==> flow/design.v <==
module count_and_toggle #(COUNT_LIMIT = 10) (
    input i_clk,
    input i_enable,
    output reg o_toggle
);
reg [$clog2(COUNT_LIMIT-1):0] r_counter;
always @(posedge i_clk) begin
    if(i_enable == 1'b1) begin
        if(r_counter == COUNT_LIMIT - 1) begin
            o_toggle <= !o_toggle;
            r_counter <= 0;
        end
        else begin
            r_counter <= r_counter + 1;
        end
    end
    else begin
        o_toggle <= 1'b0;
    end
end
endmodule
module lfsr_22(
    input i_clk,
    output[21:0] o_lfsr_data,
    output o_lfsr_done
);
reg[21:0] r_lfsr;
wire w_xnor;
always @(posedge i_clk) begin
    r_lfsr <= {r_lfsr[20:0], w_xnor};
end
assign w_xnor = r_lfsr[21] ^~ r_lfsr[20];
assign o_lfsr_done = (r_lfsr == 22'd0);
assign o_lfsr_data = r_lfsr;
endmodule
module binary_to_7segment(
    input i_clk,
    input[3:0] i_binary_num,
    output o_segment_a,
    output o_segment_b,
    output o_segment_c,
    output o_segment_d,
    output o_segment_e,
    output o_segment_f,
    output o_segment_g
    );
    reg[6:0] r_hex_encoding;
    always @(posedge i_clk)
    begin
        case(i_binary_num)
            4'b0000 : r_hex_encoding <= 7'b1111110;  
            4'b0001 : r_hex_encoding <= 7'b0110000;  
            4'b0010 : r_hex_encoding <= 7'b1101101;  
            4'b0011 : r_hex_encoding <= 7'b1111001;  
            4'b0100 : r_hex_encoding <= 7'b0110011;  
            4'b0101 : r_hex_encoding <= 7'b1011011;  
            4'b0110 : r_hex_encoding <= 7'b1011111;  
            4'b0111 : r_hex_encoding <= 7'b1110000;  
            4'b1000 : r_hex_encoding <= 7'b1111111;  
            4'b1001 : r_hex_encoding <= 7'b1111011;  
            4'b1010 : r_hex_encoding <= 7'b1110111;  
            4'b1011 : r_hex_encoding <= 7'b0011111;  
            4'b1100 : r_hex_encoding <= 7'b1001110;  
            4'b1101 : r_hex_encoding <= 7'b0111101;  
            4'b1110 : r_hex_encoding <= 7'b1001111;  
            4'b1111 : r_hex_encoding <= 7'b1000111;  
            default : r_hex_encoding <= 7'b0000000;  
        endcase
    end
    assign o_segment_a = r_hex_encoding[6];
    assign o_segment_b = r_hex_encoding[5];
    assign o_segment_c = r_hex_encoding[4];
    assign o_segment_d = r_hex_encoding[3];
    assign o_segment_e = r_hex_encoding[2];
    assign o_segment_f = r_hex_encoding[1];
    assign o_segment_g = r_hex_encoding[0];
endmodule
module state_machine_project_top(
    input i_clk,
    input i_switch_1,
    input i_switch_2,
    input i_switch_3,
    input i_switch_4,
    output o_led_1,
    output o_led_2,
    output o_led_3,
    output o_led_4,
    output o_segment2_a,
    output o_segment2_b,
    output o_segment2_c,
    output o_segment2_d,
    output o_segment2_e,
    output o_segment2_f,
    output o_segment2_g,
	output o_segment2_digit
    );
    localparam GAME_LIMIT = 7;  
    localparam CLKS_PER_SEC = 25000000;  
    localparam DEBOUNCE_LIMIT = 250000;  
    wire w_switch_1, w_switch_2, w_switch_3, w_switch_4;
    wire w_segment2_a, w_segment2_b, w_segment2_c, w_segment2_d, w_segment2_e, w_segment2_f, w_segment2_g;
    wire[3:0] w_score;
    debounce_filter #(.DEBOUNCE_LIMIT(DEBOUNCE_LIMIT)) debounce_sw1(
        .i_clk(i_clk),
        .i_bouncy(!i_switch_1),  
        .o_debounced(w_switch_1)
    );
    debounce_filter #(.DEBOUNCE_LIMIT(DEBOUNCE_LIMIT)) debounce_sw2(
        .i_clk(i_clk),
        .i_bouncy(i_switch_2),
        .o_debounced(w_switch_2)
    );
    debounce_filter #(.DEBOUNCE_LIMIT(DEBOUNCE_LIMIT)) debounce_sw3(
        .i_clk(i_clk),
        .i_bouncy(i_switch_3),
        .o_debounced(w_switch_3)
    );
    debounce_filter #(.DEBOUNCE_LIMIT(DEBOUNCE_LIMIT)) debounce_sw4(
        .i_clk(i_clk),
        .i_bouncy(i_switch_4),
        .o_debounced(w_switch_4)
    );
    state_machine_game #(.CLKS_PER_SEC(CLKS_PER_SEC), .GAME_LIMIT(GAME_LIMIT)) game_inst(
        .i_clk(i_clk),
        .i_switch_1(w_switch_1),
        .i_switch_2(w_switch_2),
        .i_switch_3(w_switch_3),
        .i_switch_4(w_switch_4),
        .o_score(w_score),
        .o_led_1(o_led_1),
        .o_led_2(o_led_2),
        .o_led_3(o_led_3),
        .o_led_4(o_led_4)
    );
    binary_to_7segment scoreboard(
        .i_clk(i_clk),
        .i_binary_num(w_score),
        .o_segment_a(w_segment2_a),
        .o_segment_b(w_segment2_b),
        .o_segment_c(w_segment2_c),
        .o_segment_d(w_segment2_d),
        .o_segment_e(w_segment2_e),
        .o_segment_f(w_segment2_f),
        .o_segment_g(w_segment2_g)
    );
    assign o_segment2_a = w_segment2_a;
    assign o_segment2_b = w_segment2_b;
    assign o_segment2_c = w_segment2_c;
    assign o_segment2_d = w_segment2_d;
    assign o_segment2_e = w_segment2_e;
    assign o_segment2_f = w_segment2_f;
    assign o_segment2_g = w_segment2_g;
	assign o_segment2_digit = 1'b0;  
endmodule
module state_machine_game #(parameter CLKS_PER_SEC = 25000000, parameter GAME_LIMIT = 6)(
    input i_clk,
    input i_switch_1,
    input i_switch_2,
    input i_switch_3,
    input i_switch_4,
    output reg [3:0] o_score,
    output o_led_1,
    output o_led_2,
    output o_led_3,
    output o_led_4
    );
    localparam START = 3'd0;
    localparam PATTERN_OFF = 3'd1;
    localparam PATTERN_SHOW = 3'd2;
    localparam WAIT_PLAYER = 3'd3;
    localparam INCR_SCORE = 3'd4;
    localparam LOSER = 3'd5;
    localparam WINNER = 3'd6;
    reg[2:0] r_sm_main;
    reg r_toggle, r_switch_1, r_switch_2, r_switch_3, r_switch_4, r_button_dv;
    reg[1:0] r_pattern[0:10];  
    wire [21:0] w_lfsr_data;
    reg[$clog2(GAME_LIMIT)-1:0] r_index;  
    reg[1:0] r_button_id;
    wire w_count_en, w_toggle;
    always @(posedge i_clk)
    begin
        if(i_switch_1 & i_switch_2)
            r_sm_main <= START;
        else
        begin
            case(r_sm_main)
                START:
                begin
                    if(!i_switch_1 & !i_switch_2 & r_button_dv)
                    begin
                        o_score <= 0;
                        r_index <= 0;
                        r_sm_main <= PATTERN_OFF;
                    end
                end
                PATTERN_OFF:
                begin
                    if(!w_toggle & r_toggle)  
                        r_sm_main <= PATTERN_SHOW;
                end
                PATTERN_SHOW:
                begin
                    if(!w_toggle & r_toggle)  
                        if(o_score == r_index)
                        begin
                            r_index <= 0;
                            r_sm_main <= WAIT_PLAYER;
                        end
                        else
                        begin
                            r_index <= r_index + 1;
                            r_sm_main <= PATTERN_OFF;
                        end
                end
                WAIT_PLAYER:
                begin
                    if(r_button_dv)
                        if(r_pattern[r_index] == r_button_id && r_index == o_score)
                        begin
                            r_index <= 0;
                            r_sm_main <= INCR_SCORE;
                        end
                        else if(r_pattern[r_index] != r_button_id)
                            r_sm_main <= LOSER;
                        else
                            r_index <= r_index + 1;
                end
                INCR_SCORE:
                begin
                    o_score <= o_score + 1;
                    if(o_score == GAME_LIMIT - 1)
                        r_sm_main <= WINNER;
                    else
                        r_sm_main <= PATTERN_OFF;
                end
                WINNER:
                begin
                    o_score <= 4'hA;  
                end
                LOSER:
                begin
                    o_score <= 4'hF;  
                end
                default:
                    r_sm_main <= START;
            endcase
        end
    end
    always @(posedge i_clk)
    begin
        if(r_sm_main == START)
        begin
            r_pattern[0] <= w_lfsr_data[1:0];
            r_pattern[1] <= w_lfsr_data[3:2];
            r_pattern[2] <= w_lfsr_data[5:4];
            r_pattern[3] <= w_lfsr_data[7:6];
            r_pattern[4] <= w_lfsr_data[9:8];
            r_pattern[5] <= w_lfsr_data[11:10];
            r_pattern[6] <= w_lfsr_data[13:12];
            r_pattern[7] <= w_lfsr_data[15:14];
            r_pattern[8] <= w_lfsr_data[17:16];
            r_pattern[9] <= w_lfsr_data[19:18];
            r_pattern[10] <= w_lfsr_data[21:20];
        end
    end
    assign o_led_1 = (r_sm_main == PATTERN_SHOW && r_pattern[r_index] == 2'b00) ? 1'b1 : i_switch_1;
    assign o_led_2 = (r_sm_main == PATTERN_SHOW && r_pattern[r_index] == 2'b01) ? 1'b1 : i_switch_2;
    assign o_led_3 = (r_sm_main == PATTERN_SHOW && r_pattern[r_index] == 2'b10) ? 1'b1 : i_switch_3;
    assign o_led_4 = (r_sm_main == PATTERN_SHOW && r_pattern[r_index] == 2'b11) ? 1'b1 : i_switch_4;
    always @(posedge i_clk)
    begin
        r_toggle <= w_toggle;
        r_switch_1 <= i_switch_1;
        r_switch_2 <= i_switch_2;
        r_switch_3 <= i_switch_3;
        r_switch_4 <= i_switch_4;
        if(r_switch_1 & !i_switch_1)
        begin
            r_button_dv <= 1'b1;
            r_button_id <= 0;
        end
        else if(r_switch_2 & !i_switch_2)
        begin
            r_button_dv <= 1'b1;
            r_button_id <= 1;
        end
        else if(r_switch_3 & !i_switch_3)
        begin
            r_button_dv <= 1'b1;
            r_button_id <= 2;
        end
        else if(r_switch_4 & !i_switch_4)
        begin
            r_button_dv <= 1'b1;
            r_button_id <= 3;
        end
        else
        begin
            r_button_dv <= 1'b0;
            r_button_id <= 0;
        end
    end
    assign w_count_en = (r_sm_main == PATTERN_SHOW || r_sm_main == PATTERN_OFF);
    count_and_toggle #(.COUNT_LIMIT(CLKS_PER_SEC/4)) count_inst(
        .i_clk(i_clk),
        .i_enable(w_count_en),
        .o_toggle(w_toggle)
    );
    lfsr_22 lfsr_inst(
        .i_clk(i_clk),
        .o_lfsr_data(w_lfsr_data),
        .o_lfsr_done()  
    );
endmodule
module debounce_project_top(
    input i_clk,
    input i_switch_1,
    output o_led_1
);
    wire w_debounced_switch;
    debounce_filter #(.DEBOUNCE_LIMIT(250000)) debounce_inst(
        .i_clk(i_clk),
        .i_bouncy(i_switch_1),
        .o_debounced(w_debounced_switch)
    );
    led_toggle led_toggle_inst(
        .i_clk(i_clk),
        .i_switch_1(w_debounced_switch),
        .o_led_1(o_led_1)
    );
endmodule
module debounce_filter #(parameter
    DEBOUNCE_LIMIT = 20
    ) (
    input i_clk,
    input i_bouncy,
    output o_debounced
);
reg[$clog2(DEBOUNCE_LIMIT)-1:0] r_count = 0;
reg r_state = 1'b0;
always @(posedge i_clk)
begin
  if(i_bouncy !== r_state && r_count < DEBOUNCE_LIMIT-1)
    begin
        r_count <= r_count +1;
    end
    else if(r_count == DEBOUNCE_LIMIT-1)
    begin
        r_state <= i_bouncy;
        r_count <= 0;
    end
    else
    begin
        r_count <= 0;
    end
end
assign o_debounced = r_state;
endmodule
module led_toggle(
    input i_clk,
    input i_switch_1,
    output o_led_1
);
reg r_led_1 = 1'b0;
reg r_switch_1 = 1'b0;
always @(posedge i_clk)
begin
    r_switch_1 <= i_switch_1;
    if(i_switch_1 == 1'b0 && r_switch_1 == 1'b1)
    begin
        r_led_1 <= ~ r_led_1;
    end
end
assign o_led_1 = r_led_1;
endmodule
======== From RTL to reports: state_machine_project_top ========
What the tools print for state_machine_project_top, step after step.
Line numbers count from 1 in the design file above.
Cell names lack the library's common part.
Not given: --
inputs
  design top .............................. state_machine_project_top
  clock port .............................. i_clk
  cell library ............................ sky130hd
  timing corner ........................... tt_025C_1v80

======== After elaboration ========
Counts by Yosys on the flattened word-level netlist (proc, flatten, opt, wreduce). Print and check cells are left out.
Yosys's memory passes give these memory sizes; they may raise the number of words (mostly to a power of two), join words into wider ones and drop unused or constant bits.
storage and ports
  word-level cells ........................ 160
  memory bits (read-only) ................. 112
  clocked read ports x word width ......... 7
  bits in registers ....................... 157
  memories ................................ 1
memories
  name              words  width  rd ports  write ports  RTL line  RTL
  (name not given)  16     7      1         0            50        case(i_binary_num)
operators by class
  reductions and logical operators ........ 32
  equality and inequality tests ........... 36
  bitwise logic cells ..................... 15
  add/subtract/negate cells ............... 7
  $lt $le $gt $ge ......................... 4
  mux-type cells .......................... 35
operators with widths
  operator                                                                  number
  18-bit by 1-bit adder with 18-bit output (second input constant)          4
  18-bit less-than comparator (second input constant)                       4
  18-bit equality test (second input constant)                              4
  3-bit two-way mux                                                         13
  2-bit case mux with 8-bit select                                          2
  24-bit by 1-bit adder with 24-bit output (second input constant)          1
  24-bit by 23-bit equality test with 1-bit output (second input constant)  1
  3-bit equality test (second input constant)                               7
  2-bit two-way mux                                                         10
  3-bit case mux with 6-bit select                                          1
  4-bit case mux with 4-bit select                                          1
  3-bit by 2-bit equality test with 1-bit output (second input constant)    4
  6-bit AND reduction                                                       2
  1-bit logical AND                                                         9
  3-bit case mux with 3-bit select                                          1
  1-bit AND                                                                 8
  2-bit by 1-bit inequality test with 1-bit output (second input constant)  4
  2-bit AND reduction                                                       4
  1-bit inverter                                                            6
  1-bit logical NOT                                                         6
  3-bit by 1-bit equality test with 1-bit output (second input constant)    2
  3-bit logical NOT                                                         2
  1-bit two-way mux                                                         6
  1-bit case inequality test                                                4
  2-bit equality test (second input constant)                               2
  2-bit OR reduction                                                        2
  3-bit by 4-bit equality test with 1-bit output                            1
  4-bit by 1-bit adder with 4-bit output (second input constant)            1
Other operator kinds: 17; their cells: 17.

======== Depth ========
Longest topological path by Yosys (ltp), each cell counted once; first at word level (registers and memories cut), then after technology mapping (sequential cells cut; the memories' decode and read muxes count).
depth
  word-level depth ........................ 16
  ABC_AREA ................................ 0
  gate-level depth with buffers ........... 9

======== Mapped cells and area ========
Yosys stat after the flow's synthesis: flattened, memories mapped to cells. It holds for the ABC_AREA given above (unset counts as 0); a run with the other value may have another netlist.
Totals and module areas in this step are rounded.
cells by type
  type      number  area in all (sq um)
  dfxtp_1   117     2.34E+03
  edfxtp_1  51      1.53E+03
  xor2_1    57      499.229
  nor2_1    118     442.925
  xnor2_1   38      332.819
  ha_1      19      237.728
  nand2_1   49      183.926
  nand3_1   36      180.173
  nand4_1   19      118.864
  a21oi_1   18      90.086
  and3_1    14      87.584
  inv_1     22      82.579
  and4_1    9       78.826
  nor3_1    15      75.072
  nor4_1    11      68.816
  o21ai_0   12      60.058
  clkbuf_1  13      48.797
  nor2b_1   7       43.792
Other cell types: 29; their cells: 60.
synthesis totals
  mapped flip-flops ....................... 168
  buffer cells ............................ 15
  mapped cells ............................ 685
  mapped area ............................. 6970 sq um
By module: a second synthesis without flattening, with its own total; a netlist apart from the flattened one above.
second synthesis, totals
  cells (unflattened synthesis) ........... 744
  area (unflattened synthesis) ............ 7720 sq um
Each row is one instance without its submodules.
by module
  module                                   sequential area (sq um)  area (sq um)  times used  cells
  debounce_filter (DEBOUNCE_LIMIT=250000)  390                      907           4           98
  state_machine_game                       991                      1750          1           147
  count_and_toggle (COUNT_LIMIT=6250000)   741                      1380          1           128
  lfsr_22                                  440                      519           1           34
  binary_to_7segment                       140                      430           1           40
  state_machine_project_top                0.0                      15.0          1           3

======== Path before layout ========
OpenSTA on the mapped netlist: ideal clock, no wires. The path of least setup slack (recovery checks aside). Input and output delay are each 20% of the period. Register names are those of the netlist, which keeps one name where synthesis merged equal registers.
path after synthesis
  path kind ............................... flip-flop to flip-flop
  start point ............................. reg game_inst.r_index[0]
  end point ............................... reg game_inst.r_index[0]
  path buffers ............................ 0
  setup time .............................. 383 ps
  path delay .............................. 3297 ps
  arrival time ............................ 2914 ps
  slack ................................... 463 ps
  clock period ............................ 3760 ps
  stages on the path ...................... 9
  period reached after synthesis .......... 3297 ps
"path delay" is the arrival time less input delay plus setup time.
"stages on the path": output pins that drive a net of the path, with the launching flip-flop's if there is one; two outputs of one cell count as two.
"period reached after synthesis" = period - worst setup slack (recovery checks aside). The figure is calculated, with input and output delays left at 20% of the set period.
The rows between start and end are the longest chain of elaborated cells between them; the timing report does not say that the signal goes this way. Where chains are equally long, one stands for them.
Each line given opens the expression or statement behind the cell; cells for indexed reads and writes are added by Yosys, which also makes memories of some case tables.
At most two assigning lines are given for a register; there are more.
The path ends at the enable pin of a flip-flop; only ways to that pin are counted.
on the way, after synthesis
  cells stage by stage .................... edfxtp_1 > ha_1 > ha_1 > or4_4 > or2_1 > a41oi_2 > xnor2_1 > a31oi_1 > a2111oi_0
  cells in the longest elaborated chain ... 14
RTL lines, path after synthesis
  element                                           RTL line  RTL
  start: declaration                                178       reg[$clog2(GAME_LIMIT)-1:0] r_index;
  start: assignment                                 212       r_index <= r_index + 1;
  start: assignment                                 227       r_index <= r_index + 1;
  3-bit equality test                               219
  2-bit case mux with 8-bit select                  219
  2-bit two-way mux                                 218       if(r_button_dv)
  2-bit two-way mux                                 187       case(r_sm_main)
  2-bit two-way mux                                 183       if(i_switch_1 & i_switch_2)
  2-bit equality test                               219
  1-bit logical AND                                 219
  2-bit two-way mux                                 219
  2-bit two-way mux                                 218
  2-bit two-way mux                                 187
  2-bit two-way mux                                 183
  2-bit inequality test                             224       else if(r_pattern[r_index] != r_button_id)
  3-bit by 2-bit inequality test with 1-bit output  --
  6-bit AND reduction                               --
  end: assignment                                   212
  end: assignment                                   227
  end: declaration                                  178

======== Timing after layout ========
Path of least setup slack in the final report of run 1 (OpenROAD, finished layout, wires in). Where an end is a register, its clock arrival counts in the times.
The path's times are printed in steps of 10 ps; the period is the one set.
path post-layout
  path kind ............................... flip-flop to output port
  start point ............................. reg game_inst.r_index[0]
  end point ............................... out o_led_3
  clock period ............................ 4660 ps
  external output delay ................... 930 ps
  path buffers ............................ 1
  arrival time ............................ 3420 ps
  slack ................................... 310 ps
  stages on the path ...................... 9
The rows between start and end are the longest chain of elaborated cells between them; the timing report does not say that the signal goes this way. Where chains are equally long, one stands for them.
At most two assigning lines are given for a register; there are more.
on the way, post-layout
  cells stage by stage .................... edfxtp_1 > ha_1 > ha_1 > or4_4 > or2_1 > a31oi_1 > nand2_1 > o21ai_0 > clkdlybuf4s50_1
  cells in the longest elaborated chain ... 5
RTL lines, path post-layout
  element                           RTL line  RTL
  start: declaration                178       reg[$clog2(GAME_LIMIT)-1:0] r_index;
  start: assignment                 212       r_index <= r_index + 1;
  start: assignment                 227       r_index <= r_index + 1;
  3-bit equality test               269       assign o_led_3 = (r_sm_main == PATTERN_SHOW && r_pattern[r_index] == 2'b10) ? 1'b1 : i_switch_3;
  2-bit case mux with 8-bit select  269
  2-bit equality test               269
  1-bit logical AND                 269
  1-bit two-way mux                 269
  end: declaration                  86        output o_led_3,

Module state_machine_project_top, platform sky130hd: 2 stored runs of the flow (Yosys, OpenROAD) with differing settings, in no particular order. Input and output delays are each 20% of the period that was set; the output load is 0.01 pF.
"period reached": clock period set for the run, less the worst setup slack. It is reckoned from that one timing run; input and output delays stay at 20% of the period that was set.
By "time on the worst setup path" is meant the share of the clock period that the worst setup path is allowed (20% is reserved at inputs, 20% at outputs), minus its slack. Clock arrival times at its registers enter into it.
By "total power after layout" is meant OpenSTA's value without simulated activity: inputs other than the clock are taken to toggle once in ten clock periods, and the tool carries that through the logic.
"time on the worst setup path" is given in steps of 10 ps.
Measured values are rounded.

---- run 1 ----
settings
  period_ns = 4.66
  CAP_MARGIN = 20
  CORE_MARGIN = 2
  CORE_UTILIZATION = 40
  SLEW_MARGIN = 20
results
  period reached .......................... 4350 ps
  time on the worst setup path ............ 3420 ps
  worst setup path type ................... flip-flop to output port
  total power after layout ................ 2890 uW
  utilization after routing ............... 46.3%
  standard-cell area after routing ........ 7950 sq um
  worst setup slack after layout .......... 310 ps
  area inside the die boundary ............ 18500 sq um
  total negative slack .................... 0 ps
  worst hold slack in the final report .... 325 ps
  synthesized cell area ................... 6970 sq um

---- run 2 ----
settings
  period_ns = 4.34
  CORE_UTILIZATION = 30
  SETUP_SLACK_MARGIN = 0.33
  PLACE_DENSITY_LB_ADDON = 0.2
  CELL_PAD_IN_SITES_GLOBAL_PLACEMENT = 1
  CELL_PAD_IN_SITES_DETAIL_PLACEMENT = 2
  GPL_TIMING_DRIVEN = 1
  MIN_ROUTING_LAYER = met1
  CAP_MARGIN = 20
  CORE_MARGIN = 2
  SLEW_MARGIN = 20
results
  time on the worst setup path ............ 2980 ps
  worst setup path type ................... flip-flop to output port
  standard-cell area after routing ........ 8130 sq um
  period reached .......................... 3846 ps
  worst hold slack in the final report .... 329 ps
  area inside the die boundary ............ 24500 sq um
  worst setup slack after layout .......... 494 ps
  total negative slack .................... 0 ps
  utilization after routing ............... 35.8%
  total power after layout ................ 3180 uW
  synthesized cell area ................... 6970 sq um
