==> flow/design.v <==
module demux_1_to_4 (
    input i_data,
    input i_sel0,
    input i_sel1,
    output o_data0,
    output o_data1,
    output o_data2,
    output o_data3
);
assign o_data0 = !i_sel0 & !i_sel1 ? i_data : 1'b0;
assign o_data1 = !i_sel0 & i_sel1 ? i_data : 1'b0;
assign o_data2 = i_sel0 & !i_sel1 ? i_data : 1'b0;
assign o_data3 = i_sel0 & i_sel1 ? i_data : 1'b0;
endmodule
module demux_lfsr_top (
    input i_clk,
    input i_switch_1,
    input i_switch_2,
    output o_led_1,
    output o_led_2,
    output o_led_3,
    output o_led_4
);
reg r_lfsr_toggle = 1'b0;
wire w_lfsr_done;
lfsr_22 lfsr_inst(
    .i_clk(i_clk),
    .o_lfsr_data(),  
    .o_lfsr_done(w_lfsr_done)
);
always @(posedge i_clk) begin
    if (w_lfsr_done)
        r_lfsr_toggle <= !r_lfsr_toggle;
end
demux_1_to_4 demux_inst(
    .i_data(r_lfsr_toggle),
    .i_sel0(i_switch_1),
    .i_sel1(i_switch_2),
    .o_data0(o_led_1),
    .o_data1(o_led_2),
    .o_data2(o_led_3),
    .o_data3(o_led_4)
);
endmodule
module lfsr_22(
    input i_clk,
    output[21:0] o_lfsr_data,
    output o_lfsr_done
);
reg[21:0] r_lfsr;
wire w_xnor;
always @(posedge i_clk) begin
    r_lfsr <= {r_lfsr[20:0], w_xnor};
end
assign w_xnor = r_lfsr[21] ^~ r_lfsr[20];
assign o_lfsr_done = (r_lfsr == 22'd0);
assign o_lfsr_data = r_lfsr;
endmodule
* Reports on demux_lfsr_top
Tool output for the design above, in the order of the flow. Lines are those of the file above, counted from 1. Operators: Yosys type, input widths -> output width; for muxes data width and select width s. Cell names lack the library's common part. Not given: n/a
Design: top demux_lfsr_top, clock port i_clk, cell library sky130hd, timing corner tt_025C_1v80

* Elaborated design
Source: Yosys, flattened and elaborated, memories not mapped. Widths are those after wreduce; folded enables and synchronous resets count as part of the registers. Registers that Yosys merges into a memory's read port (data or address) are not register bits. Print and check cells do not count. Equal cells are merged and count once.
Storage and ports: word-level cells 15, flip-flop bits (word level) 23, output and inout port bits 4, bits of input ports 3
Operators by class: muxes and demuxes 4, reduce/logical cells 4, bitwise gates (word level) 5
Operators by type and width (number):
- $logic_not 22->1 | 1
- $and 1x1->1 | 4
- $mux 1 | 4
- $logic_not 1->1 | 3
- $xnor 1x1->1 | 1

* Logic depth
Longest topological path by Yosys (ltp), each cell counted once; first at word level (registers and memories cut), then after technology mapping (sequential cells cut; the memories' decode and read muxes count).
Logic depth: depth after elaboration 3, ABC_AREA 0, mapped depth 5, gate-level depth less buffers 5

* Netlist
Source: synth_stat.txt of the flow (Yosys; design flattened, memories mapped). It holds for the ABC_AREA given above (unset counts as 0); a run with the other value may have another netlist.
Cell types:
- dfxtp_1 | number 22, area in all 440.422 sq um
- edfxtp_1 | number 1, area in all 30.029 sq um
- inv_1 | number 4, area in all 15.014 sq um
- nor4b_2 | number 1, area in all 15.014 sq um
- ha_1 | number 1, area in all 12.512 sq um
- nor4_1 | number 2, area in all 12.512 sq um
- nor4_2 | number 1, area in all 12.512 sq um
- nor2_1 | number 3, area in all 11.261 sq um
- nor3_1 | number 2, area in all 10.01 sq um
- nand2_1 | number 2, area in all 7.507 sq um
- nor3b_1 | number 1, area in all 7.507 sq um
- and3_1 | number 1, area in all 6.256 sq um
- nand4_1 | number 1, area in all 6.256 sq um
Mapped netlist: flip-flops 23, mapped cells 42, buffer cells 0, sequential area 470.5 sq um, mapped area 586.8 sq um
The figures by module come from a second, unflattened synthesis with its own total; it is not the netlist above.
Second synthesis, totals: cells (unflattened synthesis) 40, area (unflattened synthesis) 590.6 sq um
Each row is one instance without its submodules.
Modules:
- lfsr_22 | seq. area 440.4 sq um, cells 34, times used 1, area 519.2 sq um
- demux_1_to_4 | seq. area 0.0 sq um, cells 4, times used 1, area 37.5 sq um
- demux_lfsr_top | seq. area 30.0 sq um, cells 2, times used 1, area 33.8 sq um

* Path before layout
Path of least setup slack by OpenSTA after synthesis, without wires, with an ideal clock, recovery checks aside; 20% of the period is set as input and as output delay. Where synthesis merged equal registers, the netlist keeps one of their names.
Timing path post-synthesis: kind reg2reg, start register lfsr_inst.r_lfsr[20], end register r_lfsr_toggle, driving pins on the path 6, data required time 1.142 ns, arrival 0.830 ns, delay of the path 1.128 ns, period 1.44 ns, path buffers 0, slack 0.312 ns, library setup time 0.298 ns, launch time at the first pin 0.000 ns, synthesis period reached 1.128 ns
"delay of the path" = arrival - input delay + setup time. "driving pins on the path": output pins that drive a net of the path, with the launching flip-flop's if there is one; two outputs of one cell count as two. "synthesis period reached" is the clock period less the worst setup slack; recovery checks do not enter. This is arithmetic on one report: input and output delays are still those of the set period (20% each). The rows between start and end are the longest chain of elaborated cells between them; the timing report does not say that the signal goes this way. Where chains are equally long, one stands for them. A line is the first line of the expression or statement that the cell stems from. Yosys adds cells for indexed reads and writes and turns some case tables into memories.
On the way, post-synthesis: cell sequence dfxtp_1 inv_1 ha_1 nor4b_2 nand4_1 nor2_1, cells in the longest elaborated chain 1, elaborated cells between the ends (all ways) 1, RTL lines with such cells 1, classes of those cells 1 x reduce/logical
RTL lines, path post-synthesis:
- start, declared | RTL line 50 | reg[21:0] r_lfsr;
- start, assigned | RTL line 53 | r_lfsr <= {r_lfsr[20:0], w_xnor};
- $logic_not 22->1 | RTL line 56 | assign o_lfsr_done = (r_lfsr == 22'd0);
- end, assigned | RTL line 33 | r_lfsr_toggle <= !r_lfsr_toggle;
- end, declared | RTL line 24 | reg r_lfsr_toggle = 1'b0;

* Path in the finished layout
Path of least setup slack in the final report of run A (OpenROAD, finished layout, wires in). Where an end is a register, its clock arrival counts in the times.
Timing path after layout: kind in2out, start input i_switch_1, end output o_led_3, launch time at the first pin 0.34 ns, external output delay 0.34 ns, driving pins on the path 3, slack 0.04 ns, data required time 1.35 ns, input delay 0.34 ns, path buffers 2, period 1.69 ns, arrival 1.31 ns
The rows between start and end are the longest chain of elaborated cells between them; the timing report does not say that the signal goes this way. Where chains are equally long, one stands for them.
On the way, after layout: cell sequence clkdlybuf4s50_1 nor3b_1 dlygate4sd1_1, cells in the longest elaborated chain 2, elaborated cells between the ends (all ways) 2, RTL lines with such cells 1, classes of those cells 1 x mux; 1 x logic
RTL lines, path after layout:
- start, declared | RTL line 17 | input i_switch_1,
- $and 1x1->1 | RTL line 12 | assign o_data2 = i_sel0 & !i_sel1 ? i_data : 1'b0;
- $mux 1 | RTL line 12
- end, declared | RTL line 21 | output o_led_3,

--- measured runs ---
demux_lfsr_top through Yosys and OpenROAD on sky130hd: 2 stored runs, unordered, with their settings and measured results. The constraints put input and output delay at 20% of the set period each and load the outputs with 0.01 pF.
"period reached": clock period set for the run, less the worst setup slack. It is reckoned from that one timing run; input and output delays stay at 20% of the period that was set.
"time on the worst setup path" means the part of the period allowed to the worst setup path (the constraints hold back 20% at inputs and 20% at outputs) less its slack; where the path has registers, the arrival times of their clocks count too.
"overall power" rests on the timing tool's default activity at the inputs, not on a simulated workload.

* Run A | settings: period_ns 1.69; CORE_UTILIZATION 30; PLACE_DENSITY_LB_ADDON 0.24; CORE_ASPECT_RATIO 0.93; CORE_MARGIN 2; ABC_AREA 0; GPL_TIMING_DRIVEN 1; CTS_CLUSTER_SIZE 79; CAP_MARGIN 35; MIN_ROUTING_LAYER met1; MAX_ROUTING_LAYER met4; SLEW_MARGIN 20 | results: worst hold slack in the final report 0.360 ns; time on the worst setup path 0.97 ns; type of the worst setup path in2out; standard-cell area after layout 709.4 sq um; overall power 817.9 µW; total die area 2326.0 sq um; total negative setup slack 0.000 ns; utilization in the final report 38.2 %; period reached 1.648 ns; lowest setup slack 0.042 ns; mapped cell area after synthesis 586.8 sq um
* Run B | settings: period_ns 1.14; CORE_UTILIZATION 50; SETUP_SLACK_MARGIN 0.31; PLACE_DENSITY_LB_ADDON 0.21; CELL_PAD_IN_SITES_DETAIL_PLACEMENT 2; CTS_CLUSTER_SIZE 44; CTS_CLUSTER_DIAMETER 66; MIN_ROUTING_LAYER met2; CAP_MARGIN 20; CORE_MARGIN 2; SLEW_MARGIN 20 | unfinished; error DPL-0033 in clock tree synthesis
--- end ---
