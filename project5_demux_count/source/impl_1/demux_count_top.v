==> flow/design.v <==
module count_and_toggle #(COUNT_LIMIT = 10) (
    input i_clk,
    input i_enable,
    output reg o_toggle
);
reg [$clog2(COUNT_LIMIT-1):0] r_counter;
always @(posedge i_clk) begin
    if(i_enable == 1'b1) begin
        if(r_counter == COUNT_LIMIT - 1) begin
            o_toggle <= !o_toggle;
            r_counter <= 0;
        end
        else begin
            r_counter <= r_counter + 1;
        end
    end
    else begin
        o_toggle <= 1'b0;
    end
end
endmodule
module demux_count_top (
    input i_clk,
    input i_switch_1,
    input i_switch_2,
    output o_led_1,
    output o_led_2,
    output o_led_3,
    output o_led_4
);
localparam COUNT_LIMIT = 4194303;
wire w_counter_toggle;
count_and_toggle #(.COUNT_LIMIT(COUNT_LIMIT)) toggle_counter(
    .i_clk(i_clk),
    .i_enable(1'b1),
    .o_toggle(w_counter_toggle)
);
demux_1_to_4 demux_inst(
    .i_data(w_counter_toggle),
    .i_sel0(i_switch_1),
    .i_sel1(i_switch_2),
    .o_data0(o_led_1),
    .o_data1(o_led_2),
    .o_data2(o_led_3),
    .o_data3(o_led_4)
);
endmodule
module demux_1_to_4 (
    input i_data,
    input i_sel0,
    input i_sel1,
    output o_data0,
    output o_data1,
    output o_data2,
    output o_data3
);
assign o_data0 = !i_sel0 & !i_sel1 ? i_data : 1'b0;
assign o_data1 = !i_sel0 & i_sel1 ? i_data : 1'b0;
assign o_data2 = i_sel0 & !i_sel1 ? i_data : 1'b0;
assign o_data3 = i_sel0 & i_sel1 ? i_data : 1'b0;
endmodule
# From RTL to reports: demux_count_top
# Tool output for the design above, in the order of the flow.
# Lines are those of the file above, counted from 1.
# Operators carry their Yosys type and port widths (W data, S select, Z words).
# A cell with n/a has no value.
[setup]
top = "demux_count_top"
clock = "i_clk"
lib = "sky130hd"
pvt_corner = "tt_025C_1v80"

# Elaborated design
# Yosys after proc, flatten, opt, wreduce and memory -nomap, before mapping. Enables and synchronous resets that opt folds into registers are not counted as muxes. Memory bits, and registers merged into a memory's read port (data or address), are not among the register bits. Print and check cells are not counted. Equal cells are merged and count once.
[classes]
n_addsub = 1
n_eq = 1
mux = 4
logic = 4
reduce_and_logical = 3
[op_table]
columns = ["op", "n"]
rows = [
  ["$add A23 B1 Y23 const B", 1],
  ["$eq A23 B22 Y1 const B", 1],
  ["$and A1 B1 Y1", 4],
  ["$mux W1", 4],
  ["$logic_not A1 Y1", 3],
]
[word_totals]
regBits = 24
in_bits = 3
output_inout_bits = 4
wordCells = 15

# Depth
# Depth = most cells in a row (Yosys ltp): at word level without a register or memory, in the mapped netlist without a sequential cell, where the memories' decode and read muxes count.
[logic_depth]
depth_word = 3
ABC_AREA = 0
depth_mapped = 7
depth_no_buf = 6

# After synthesis
# Yosys stat after the flow's synthesis: flattened, memories mapped to cells. It holds for the ABC_AREA given above (unset counts as 0); a run with the other value may have another netlist.
[mapped]
cells = 135
area_mm2 = 0.0011549
seq_area_mm2 = 0.0004905
ff_cells = 24
n_buf = 6
[types]
columns = ["cell_type", "n", "type_area_um2"]
rows = [
  ["sky130_fd_sc_hd__dfxtp_1", 23, 460.442],
  ["sky130_fd_sc_hd__nor2_1", 20, 75.072],
  ["sky130_fd_sc_hd__xor2_1", 8, 70.067],
  ["sky130_fd_sc_hd__nand3_1", 13, 65.062],
  ["sky130_fd_sc_hd__nand4_1", 10, 62.56],
  ["sky130_fd_sc_hd__xnor2_1", 7, 61.309],
  ["sky130_fd_sc_hd__edfxtp_1", 1, 30.029],
  ["sky130_fd_sc_hd__nand2_1", 8, 30.029],
  ["sky130_fd_sc_hd__and4_1", 3, 26.275],
  ["sky130_fd_sc_hd__buf_2", 5, 25.024],
  ["sky130_fd_sc_hd__ha_1", 2, 25.024],
  ["sky130_fd_sc_hd__o21ai_0", 5, 25.024],
  ["sky130_fd_sc_hd__or3_1", 4, 25.024],
  ["sky130_fd_sc_hd__nor4_1", 3, 18.768],
  ["sky130_fd_sc_hd__nor3_1", 3, 15.014],
  ["sky130_fd_sc_hd__and3_1", 2, 12.512],
  ["sky130_fd_sc_hd__nand4_2", 1, 12.512],
  ["sky130_fd_sc_hd__inv_1", 3, 11.261],
]
# Not listed: further types 13, cells in them 14.
# The figures by module come from a second, unflattened synthesis with its own total; it is not the netlist above.
[unflattened]
hier_cells = 134
area_unflattened_mm2 = 0.0013926
# Rows give one instance, submodules left out.
[modules]
columns = ["mod", "instances", "n_cells", "mod_area_mm2", "mod_seq_area_mm2"]
rows = [
  ["count_and_toggle #(COUNT_LIMIT=4194303)", 1, 129, 0.0013513, 0.0007107],
  ["demux_1_to_4", 1, 4, 0.0000375, 0],
  ["demux_count_top", 1, 1, 0.0000038, 0],
]

# Worst setup path after synthesis
# OpenSTA on the mapped netlist: ideal clock, no wires. The path of least setup slack (recovery checks aside). Input and output delay are each 20% of the period. Register names are those of the netlist, which keeps one name where synthesis merged equal registers.
[synth_path]
path_type = "flip-flop to flip-flop"
from = "register toggle_counter.r_counter[0]"
to = "register toggle_counter.r_counter[20]"
clock_period_ps = 2750
setup_time_ps = 62
t_first_pin_ps = 0
arrival_time_ps = 1518
t_required_ps = 2688
setup_slack_ps = 1170
path_delay_ps = 1580
stages = 6
n_path_buf = 1
period_less_setup_slack_ps = 1580
# "path_delay_ps" is the arrival time less input delay plus setup time.
# "stages": output pins that drive a net of the path, with the launching flip-flop's if there is one; two outputs of one cell count as two.
# "period_less_setup_slack_ps" is the clock period less the worst setup slack; recovery checks do not enter. This is arithmetic on one report: input and output delays are still those of the set period (20% each).
# Between the ends stands the longest chain of elaborated cells between them, by number of cells; it is not shown to be the way that was timed. Of several equally long chains one is given.
# A line is the first line of the expression or statement that the cell stems from. Yosys adds cells for indexed reads and writes and turns some case tables into memories.
[synth_between]
path_cell_list = "sky130_fd_sc_hd__dfxtp_1 sky130_fd_sc_hd__ha_1 sky130_fd_sc_hd__clkbuf_1 sky130_fd_sc_hd__nand4_1 sky130_fd_sc_hd__or4_1 sky130_fd_sc_hd__nand3_1"
elab_chain_len = 1
cells_between = 2
cone_lines = 2
cone_classes = "1 x add/sub; 1 x eq/ne"
[synth_rtl]
columns = ["item", "line", "rtl"]
rows = [
  ["from (decl)", 6, "reg [$clog2(COUNT_LIMIT-1):0] r_counter;"],
  ["from (assign)", 11, "r_counter <= 0;"],
  ["from (assign)", 14, "r_counter <= r_counter + 1;"],
  ["$add A23 B1 Y23", 14, ""],
  ["to (assign)", 11, ""],
  ["to (assign)", 14, ""],
  ["to (decl)", 6, ""],
]

# Path in the finished layout
# Path of least setup slack in the final report of stored run 1 (OpenROAD, finished layout, wires in). Where an end is a register, its clock arrival counts in the times.
# The path's times are printed in steps of 10 ps; the period is the one set.
[layout_path]
path_type = "input port to output port"
from = "input port i_switch_2"
to = "output port o_led_2"
clock_period_ps = 2600
input_delay_ps = 520
out_delay_ps = 520
t_first_pin_ps = 520
arrival_time_ps = 1780
t_required_ps = 2080
setup_slack_ps = 300
stages = 3
n_path_buf = 2
# Between the ends stands the longest chain of elaborated cells between them, by number of cells; it is not shown to be the way that was timed. Of several equally long chains one is given.
[layout_between]
path_cell_list = "sky130_fd_sc_hd__clkdlybuf4s50_1 sky130_fd_sc_hd__nor3b_1 sky130_fd_sc_hd__clkdlybuf4s50_1"
elab_chain_len = 2
cells_between = 2
cone_lines = 1
cone_classes = "1 x mux; 1 x logic"
[layout_rtl]
columns = ["item", "line", "rtl"]
rows = [
  ["from (decl)", 25, "input i_switch_2,"],
  ["$and A1 B1 Y1", 58, "assign o_data1 = !i_sel0 & i_sel1 ? i_data : 1'b0;"],
  ["$mux W1", 58, ""],
  ["to (decl)", 27, "output o_led_2,"],
]

# Settings and measured results of 2 stored flow runs for module demux_count_top (sky130hd), not sorted in any way. The constraints put input and output delay at 20% of the set period each and load the outputs with 0.01 pF.
# "clock_period_reached_ps" means the clock period less the worst setup slack. The figure is calculated, with input and output delays left at 20% of the set period.
# "worst_path_allowed_less_slack_ps" = time allowed to the worst setup path (clock period - input delay - output delay, where it has them) - its slack; a late launch clock adds to it, a late capture clock takes from it.
# "worst_path_allowed_less_slack_ps" is given in steps of 10 ps.

[[run]]
name = "stored run 1"
[run.settings]
period_ns = 2.6
CAP_MARGIN = 20
CORE_MARGIN = 2
CORE_UTILIZATION = 40
SLEW_MARGIN = 20
[run.results]
synthArea_mm2 = 0.0011549
die_footprint_mm2 = 0.0033328
post_route_stdcell_area_mm2 = 0.0012587
setup_worst_slack_ps = 304
timing.setup.tns_ps = 0
final_hold_ws_ps = 475
clock_period_reached_ps = 2296
worst_path_allowed_less_slack_ps = 1260
worst_setup_path_type = "input port to output port"

[[run]]
name = "stored run 2"
[run.settings]
period_ns = 2.14
CORE_UTILIZATION = 29
SETUP_SLACK_MARGIN = 0.23
PLACE_DENSITY = 0.7
HOLD_SLACK_MARGIN = 0.11
CORE_ASPECT_RATIO = 1.39
CORE_MARGIN = 3
TNS_END_PERCENT = 50
GPL_ROUTABILITY_DRIVEN = 0
CTS_CLUSTER_SIZE = 49
CAP_MARGIN = 5
MAX_ROUTING_LAYER = "met5"
SLEW_MARGIN = 20
[run.results]
synthArea_mm2 = 0.0011549
die_footprint_mm2 = 0.0047858
post_route_stdcell_area_mm2 = 0.0013238
setup_worst_slack_ps = 87
timing.setup.tns_ps = 0
final_hold_ws_ps = 473
clock_period_reached_ps = 2053
worst_path_allowed_less_slack_ps = 1200
worst_setup_path_type = "input port to output port"
